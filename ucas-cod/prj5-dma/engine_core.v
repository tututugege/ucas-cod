==> flow/design.v <==
`timescale 1ns / 1ps
module engine_core #(
	parameter integer  DATA_WIDTH       = 32
)
(
	input    clk,
	input    rst,
	output [31:0]       src_base,
	output [31:0]       dest_base,
	output [31:0]       tail_ptr,
	output [31:0]       head_ptr,
	output [31:0]       dma_size,
	output [31:0]       ctrl_stat,
	input  [31:0]	    reg_wr_data,
	input  [ 5:0]       reg_wr_en,
	output              intr,
	output [31:0]       rd_req_addr,
	output [ 4:0]       rd_req_len,
	output              rd_req_valid,
	input               rd_req_ready,
	input  [31:0]       rd_rdata,
	input               rd_last,
	input               rd_valid,
	output              rd_ready,
	output [31:0]       wr_req_addr,
	output [ 4:0]       wr_req_len,
	output              wr_req_valid,
	input               wr_req_ready,
	output [31:0]       wr_data,
	output              wr_valid,
	input               wr_ready,
	output              wr_last,
	output              fifo_rden,
	output [31:0]       fifo_wdata,
	output              fifo_wen,
	input  [31:0]       fifo_rdata,
	input               fifo_is_empty,
	input               fifo_is_full
);
        wire EN = ctrl_stat[0];
        assign intr = ctrl_stat[31];
        reg [2:0] RD_current_state, RD_next_state;
        reg [2:0] WR_current_state, WR_next_state;
        localparam IDLE   = 3'b001;
        localparam RD_REQ = 3'b010;
        localparam RD     = 3'b100;
        localparam WR_REQ = 3'b010;
        localparam WR     = 3'b100;
        always @(posedge clk) begin
                if (rst) 
                        RD_current_state <= IDLE;
                else 
                        RD_current_state <= RD_next_state;
        end
        always @(posedge clk) begin
                if (rst) 
                        WR_current_state <= IDLE;
                else 
                        WR_current_state <= WR_next_state;
        end
        always @(*) begin
                case(RD_current_state) 
                        IDLE : begin
                                if (EN && head_ptr != tail_ptr && WR_current_state[0])
                                        RD_next_state = RD_REQ;
                                else
                                        RD_next_state = IDLE;
                        end
                        RD_REQ : begin
                                if (rd_req_ready && rd_req_valid) 
                                        RD_next_state = RD;
                                else if (rd_complete)
                                        RD_next_state = IDLE;
                                else
                                        RD_next_state = RD_REQ;
                        end
                        RD: begin
                                if (rd_valid && rd_last && !fifo_is_full)
                                        RD_next_state = RD_REQ;
                                else
                                        RD_next_state = RD;
                        end
                        default :
                                RD_next_state = IDLE;
                endcase
        end
        always @(*) begin
                case(WR_current_state) 
                        IDLE : begin
                                if (EN && RD_current_state[0] && head_ptr != tail_ptr)
                                        WR_next_state = WR_REQ;
                                else
                                        WR_next_state = IDLE;
                        end
                        WR_REQ : begin
                                if (wr_req_ready && wr_req_valid) 
                                        WR_next_state = WR;
                                else if (wr_complete)
                                        WR_next_state = IDLE;
                                else
                                        WR_next_state = WR_REQ;
                        end
                        WR: begin
                                if (wr_last)
                                        WR_next_state = WR_REQ;
                                else
                                        WR_next_state = WR;
                        end
                        default :
                                WR_next_state = IDLE;
                endcase
        end
        wire start = RD_current_state[0] && WR_current_state[0] && EN && head_ptr != tail_ptr;
        reg [27:0] rd_counter;
        wire [27:0] rd_counter_plus = rd_counter + 1;
        always @(posedge clk) begin
                if (start || rst)
                        rd_counter <= 0;
                else if (rd_valid && rd_last && !fifo_is_full)
                        rd_counter <= rd_counter_plus;
                else
                        rd_counter <= rd_counter;
        end
        reg [27:0] wr_counter;
        wire [27:0] wr_counter_plus = wr_counter + 1;
        always @(posedge clk) begin
                if (start || rst)
                        wr_counter <= 0;
                else if (wr_last)
                        wr_counter <= wr_counter_plus;
                else
                        wr_counter <= wr_counter;
        end
        reg [2:0] wr_last_counter;
        always @(posedge clk) begin
                if (rd_burst_start)
                        wr_last_counter <= wr_req_len[2:0];
                else if (wr_ready && wr_valid)
                        wr_last_counter <= wr_last_counter - 1;
                else
                        wr_last_counter <= wr_last_counter;
        end
        wire [27:0] burst_num = dma_size[31:5] + (|dma_size[4:0]);
        wire [ 2:0] burst_last_len = dma_size[4:2] - {2'b0, !(|dma_size[2:0])};
        wire rd_complete = (rd_counter == burst_num) && (rd_counter != 0);
        wire wr_complete = (wr_counter == burst_num) && (wr_counter != 0);
        wire rd_burst_start = rd_req_ready && rd_req_valid;
        wire wr_burst_start = wr_req_ready && wr_req_valid;
        assign rd_req_addr = src_base + tail_ptr + {rd_counter, 5'b0};
        assign rd_req_valid = RD_current_state[1] && fifo_is_empty && !rd_complete;
        assign rd_req_len = (rd_counter_plus == burst_num) ? {2'b0, burst_last_len} : 5'b00111;
        assign rd_ready = RD_current_state[2] && !fifo_is_full;
        assign fifo_wdata = rd_rdata;
        assign fifo_wen = RD_current_state[2] && rd_valid && rd_ready;
        assign wr_req_addr = dest_base + tail_ptr + {wr_counter, 5'b0};
        assign wr_req_len = (wr_counter_plus == burst_num) ? {2'b0, burst_last_len} : 5'b00111;
        assign wr_req_valid = WR_current_state[1] && !fifo_is_empty && !wr_complete;
        assign wr_data = (last_fifo_rden) ? fifo_rdata : wr_data_reg;
        assign wr_valid = wr_valid_reg && WR_current_state[2];
        assign wr_last = WR_current_state[2] && (wr_last_counter == 0) && wr_valid;
        assign fifo_rden = wr_burst_start || WR_current_state[2] && ( ~wr_valid || wr_valid && wr_ready && !wr_last);
        reg wr_valid_reg;
        always @(posedge clk) begin
                if (rst) 
                        wr_valid_reg <= 0;
                else if (fifo_rden && !fifo_is_empty)
                        wr_valid_reg <= 1;
                else if (wr_valid && wr_ready && !fifo_rden || fifo_rden && fifo_is_empty)
                        wr_valid_reg <= 0;
                else
                        wr_valid_reg <= wr_valid_reg;
        end
        reg last_fifo_rden;
        always @(posedge clk) begin
                last_fifo_rden <= fifo_rden;
        end
        reg [31:0] wr_data_reg;
        always @(posedge clk) begin
                if (rst)
                        wr_data_reg <= 32'b0;
                else if (last_fifo_rden)
                        wr_data_reg <= fifo_rdata;
                else
                        wr_data_reg <= wr_data_reg;
        end
        reg [31:0] src_base_reg;
        always @(posedge clk) begin
                if (rst)
                        src_base_reg <= 32'b0;
                else if (reg_wr_en[0])
                        src_base_reg <= reg_wr_data;
                else
                        src_base_reg <= src_base_reg;
        end
        assign src_base = src_base_reg;
        reg [31:0] dest_base_reg;
        always @(posedge clk) begin
                if (rst)
                        dest_base_reg <= 32'b0;
                else if (reg_wr_en[1])
                        dest_base_reg <= reg_wr_data;
                else
                        dest_base_reg <= dest_base_reg;
        end
        assign dest_base = dest_base_reg;
        reg [31:0] tail_ptr_reg;
        always @(posedge clk) begin
                if (rst)
                        tail_ptr_reg <= 32'b0;
                else if (reg_wr_en[2])
                        tail_ptr_reg <= reg_wr_data;
                else if (WR_current_state[1] && wr_complete)
                        tail_ptr_reg <= tail_ptr_reg + dma_size;
                else
                        tail_ptr_reg <= tail_ptr_reg;
        end
        assign tail_ptr = tail_ptr_reg;
        reg [31:0] head_ptr_reg;
        always @(posedge clk) begin
                if (rst)
                        head_ptr_reg <= 32'b0;
                else if (reg_wr_en[3])
                        head_ptr_reg <= reg_wr_data;
                else
                        head_ptr_reg <= head_ptr_reg;
        end
        assign head_ptr = head_ptr_reg;
        reg [31:0] dma_size_reg;
        always @(posedge clk) begin
                if (rst)
                        dma_size_reg <= 32'b0;
                else if (reg_wr_en[4])
                        dma_size_reg <= reg_wr_data;
                else
                        dma_size_reg <= dma_size_reg;
        end
        assign dma_size = dma_size_reg;
        reg [31:0] ctrl_stat_reg;
        always @(posedge clk) begin
                if (rst)
                        ctrl_stat_reg <= 32'b1;
                else if (reg_wr_en[5])
                        ctrl_stat_reg <= reg_wr_data;
                else if (WR_current_state[1] && wr_complete)
                        ctrl_stat_reg <= {1'b1, ctrl_stat_reg[30:0]};
        end
        assign ctrl_stat = {ctrl_stat_reg[31], src_base[29:0], ctrl_stat_reg[0]};
endmodule
# From RTL to reports: engine_core
# The steps from the RTL of engine_core to its reports follow in flow order.
# Lines are those of the file above, counted from 1.
# Library cell names are shortened.
# Not given: --
[inputs]
design = "engine_core"
clock_port = "clk"
cell_library = "sky130hd"
corner = "tt_025C_1v80"

# Word level
# Yosys after proc, flatten, opt, wreduce and memory -nomap, before mapping. Memory bits, and registers merged into a memory's read port (data or address), are not among the register bits. Print and check cells are not counted. Equal cells are merged and count once.
[bits]
ff_bits = 261
input_bits = 111
output_inout_bits = 338
wordCells = 108
[classes]
addsub = 10
equal = 11
mux = 21
n_logic = 1
reduce_logical = 50
[op_table]
columns = ["cell", "count"]
rows = [
  ["adder 32 bit", 5],
  ["2-to-1 mux 32 bit", 5],
  ["equality test 28 bit", 4],
  ["adder 28 x 1 -> 28 bit (second input constant)", 2],
  ["nonzero test 28 bit", 2],
  ["!= test 32 bit", 1],
  ["logical AND 1 bit", 30],
  ["adder 27 x 1 -> 28 bit", 1],
  ["2-to-1 mux 3 bit", 8],
  ["case mux 3 bit (select 3 bit)", 2],
  ["nonzero test 2 bit", 4],
  ["2-to-1 mux 2 bit", 4],
  ["logical NOT 1 bit", 7],
  ["equality test 3 x 1 -> 1 bit (second input constant)", 2],
  ["equality test 3 x 2 -> 1 bit (second input constant)", 2],
  ["equality test 3 bit (second input constant)", 2],
  ["OR reduction 5 bit", 1],
  ["logical OR 1 bit", 4],
  ["subtractor 3 x 1 -> 3 bit", 1],
  ["subtractor 3 x 1 -> 3 bit (second input constant)", 1],
  ["logical NOT 3 bit", 1],
  ["OR reduction 3 bit", 1],
  ["2-to-1 mux 1 bit", 2],
  ["NOT 1 bit", 1],
]

# Longest topological paths
# Depth = most cells in a row (Yosys ltp): at word level without a register or memory, in the mapped netlist without a sequential cell, where the memories' decode and read muxes count.
[logic_depth]
depth_word = 13
ABC_AREA = 0
depth_mapped = 16
depth_no_buf = 14

# Netlist
# Source: synth_stat.txt of the flow (Yosys; design flattened, memories mapped). It holds for the ABC_AREA given above (unset counts as 0); a run with the other value may have another netlist.
# Totals and module areas in this step are rounded.
[synth_totals]
cells = 2239
synth_area_um2 = 19900
sequential_area_um2 = 5260
ff_cells = 261
n_buf = 172
[by_type]
columns = ["cell", "count", "area_total_um2"]
rows = [
  ["dfxtp_1", 258, 5.16E+03],
  ["mux2i_1", 163, 1.63E+03],
  ["xnor2_1", 163, 1.43E+03],
  ["ha_1", 111, 1.39E+03],
  ["fa_1", 55, 1.1E+03],
  ["nor2_1", 289, 1084.79],
  ["xor2_1", 74, 648.122],
  ["xnor3_1", 28, 630.605],
  ["a21oi_1", 113, 565.542],
  ["buf_4", 72, 540.518],
  ["nand2_1", 124, 465.446],
  ["mux2_2", 35, 394.128],
  ["a21o_1", 50, 375.36],
  ["nor2b_1", 53, 331.568],
  ["a211oi_1", 37, 277.766],
  ["nand3_1", 52, 260.25],
  ["clkbuf_1", 67, 251.491],
  ["o21ai_0", 46, 230.221],
]
# Other cell types: 67; their cells: 449.

# Timing after synthesis
# Path of least setup slack by OpenSTA after synthesis, without wires, with an ideal clock, recovery checks aside; 20% of the period is set as input and as output delay. Where synthesis merged equal registers, the netlist keeps one of their names.
[synth_path]
kind = "flip-flop to output port"
start = "register tail_ptr_reg[1]"
end = "output rd_req_addr[31]"
clock_period_ns = 5.02
out_delay_ns = 1.004
launch_ns = 0.000
t_arrival_ns = 3.638
t_required_ns = 4.016
slack_ns = 0.378
path_delay_ns = 3.638
path_stages = 14
n_path_buf = 0
synth_period_reached_ns = 4.642
# "path_delay_ns" = arrival - input delay + setup time.
# At an output port there is no setup time.
# "path_stages" counts driving pins, that of a launching flip-flop among them; a cell with two outputs on the path counts twice.
# "synth_period_reached_ns" = period - worst setup slack (recovery checks aside). The figure is calculated, with input and output delays left at 20% of the set period.
# Between the ends stands the longest chain of elaborated cells between them, by number of cells; it is not shown to be the way that was timed. Of several equally long chains one is given.
# A line is the first line of the expression or statement that the cell stems from. Yosys adds cells for indexed reads and writes and turns some case tables into memories.
# At most two assigning lines are given for a register; there are more.
[synth_between]
cell_sequence = "dfxtp_1 ha_1 ha_1 fa_1 a21oi_1 o21ai_0 a21oi_1 o21bai_1 o41ai_1 o311ai_0 a211o_1 o2111ai_1 a41o_1 xnor2_1"
elab_chain_cells = 2
cone_cells = 2
lines_between = 1
cone_classes = "2 x add/sub"
[synth_rtl]
columns = ["item", "line", "text"]
rows = [
  ["start: declaration", 206, "reg [31:0] tail_ptr_reg;"],
  ["start: assignment", 211, "tail_ptr_reg <= reg_wr_data;"],
  ["start: assignment", 213, "tail_ptr_reg <= tail_ptr_reg + dma_size;"],
  ["adder 32 bit x2", 149, "assign rd_req_addr = src_base + tail_ptr + {rd_counter, 5'b0};"],
  ["end: declaration", 17, "output [31:0] rd_req_addr,"],
]

# Worst path after layout
# Path of least setup slack in the final report of run 1 (OpenROAD, finished layout, wires in). Where an end is a register, its clock arrival counts in the times.
[layout_path]
kind = "flip-flop to output port"
start = "register dma_size_reg[2]"
end = "output fifo_rden"
clock_period_ns = 4.73
out_delay_ns = 0.95
launch_ns = 0.55
t_arrival_ns = 4.28
t_required_ns = 3.78
slack_ns = -0.50
path_stages = 16
n_path_buf = 2
# Between the ends stands the longest chain of elaborated cells between them, by number of cells; it is not shown to be the way that was timed. Of several equally long chains one is given.
# At most two assigning lines are given for a register; there are more.
[layout_between]
cell_sequence = "dfxtp_2 nor3_4 nand2_2 ha_4 ha_4 xnor2_4 buf_4 xor2_1 nand4_1 nand4b_1 nand4b_1 or4_4 or4_4 nand4b_1 o21ai_1 buf_2"
elab_chain_cells = 8
cone_cells = 8
cone_classes = "1 x add/sub; 1 x eq/ne; 6 x reduce/logical"
[layout_rtl]
columns = ["item", "line", "text"]
rows = [
  ["start: declaration", 228, "reg [31:0] dma_size_reg;"],
  ["start: assignment", 233, "dma_size_reg <= reg_wr_data;"],
  ["start: assignment", 235, "dma_size_reg <= dma_size_reg;"],
  ["OR reduction 5 bit", 143, "wire [27:0] burst_num = dma_size[31:5] + (|dma_size[4:0]);"],
  ["adder 27 x 1 -> 28 bit", 143, ""],
  ["equality test 28 bit", 146, "wire wr_complete = (wr_counter == burst_num) && (wr_counter != 0);"],
  ["logical AND 1 bit", 146, ""],
  ["logical NOT 1 bit", 157, "assign wr_req_valid = WR_current_state[1] && !fifo_is_empty && !wr_complete;"],
  ["logical AND 1 bit", 157, ""],
  ["logical AND 1 bit", 148, "wire wr_burst_start = wr_req_ready && wr_req_valid;"],
  ["logical OR 1 bit", 161, "assign fifo_rden = wr_burst_start || WR_current_state[2] && ( ~wr_valid || wr_valid && wr_ready && !wr_last);"],
  ["end: declaration", 33, "output fifo_rden,"],
]

# 2 stored runs of engine_core in the flow (synthesis by Yosys, layout by OpenROAD, sky130hd cells), in arbitrary order. Constraints: input delay and output delay 20% of the set period each, output load 0.01 pF.
# "period_reached_ns" = clock period - worst setup slack. The figure is calculated, with input and output delays left at 20% of the set period.
# "worst_path_time_ns" means the part of the period allowed to the worst setup path (the constraints hold back 20% at inputs and 20% at outputs) less its slack; where the path has registers, the arrival times of their clocks count too.
# "final_power_mw" rests on the timing tool's default activity at the inputs, not on a simulated workload.
# Results are given in rounded form.

[[run]]
name = "run 1"
[run.settings]
period_ns = 4.73
SETUP_SLACK_MARGIN = -0.44
CAP_MARGIN = 20
CORE_MARGIN = 2
CORE_UTILIZATION = 40
SLEW_MARGIN = 20
[run.results]
worst_path_time_ns = 4.28
critical_path_type = "flip-flop to output port"
tns_setup_ns = -9.84
post_route_util_pct = 56.7
stdcell_area_um2 = 27800
post_synth_area_um2 = 19900
period_reached_ns = 5.231
fin_ws_ns = -0.501
final_power_mw = 7.32
die_footprint_um2 = 51500
timing.hold.ws_ns = 0.512

[[run]]
name = "run 2"
[run.settings]
period_ns = 3.55
CORE_UTILIZATION = 63
SETUP_SLACK_MARGIN = 0.79
PLACE_DENSITY_LB_ADDON = 0.05
CELL_PAD_IN_SITES_DETAIL_PLACEMENT = 2
GPL_ROUTABILITY_DRIVEN = 1
CTS_CLUSTER_SIZE = 90
CTS_CLUSTER_DIAMETER = 35
CAP_MARGIN = 20
CORE_MARGIN = 2
SLEW_MARGIN = 20
[run.results]
outcome = "no final report: placement broke off with a tool error"
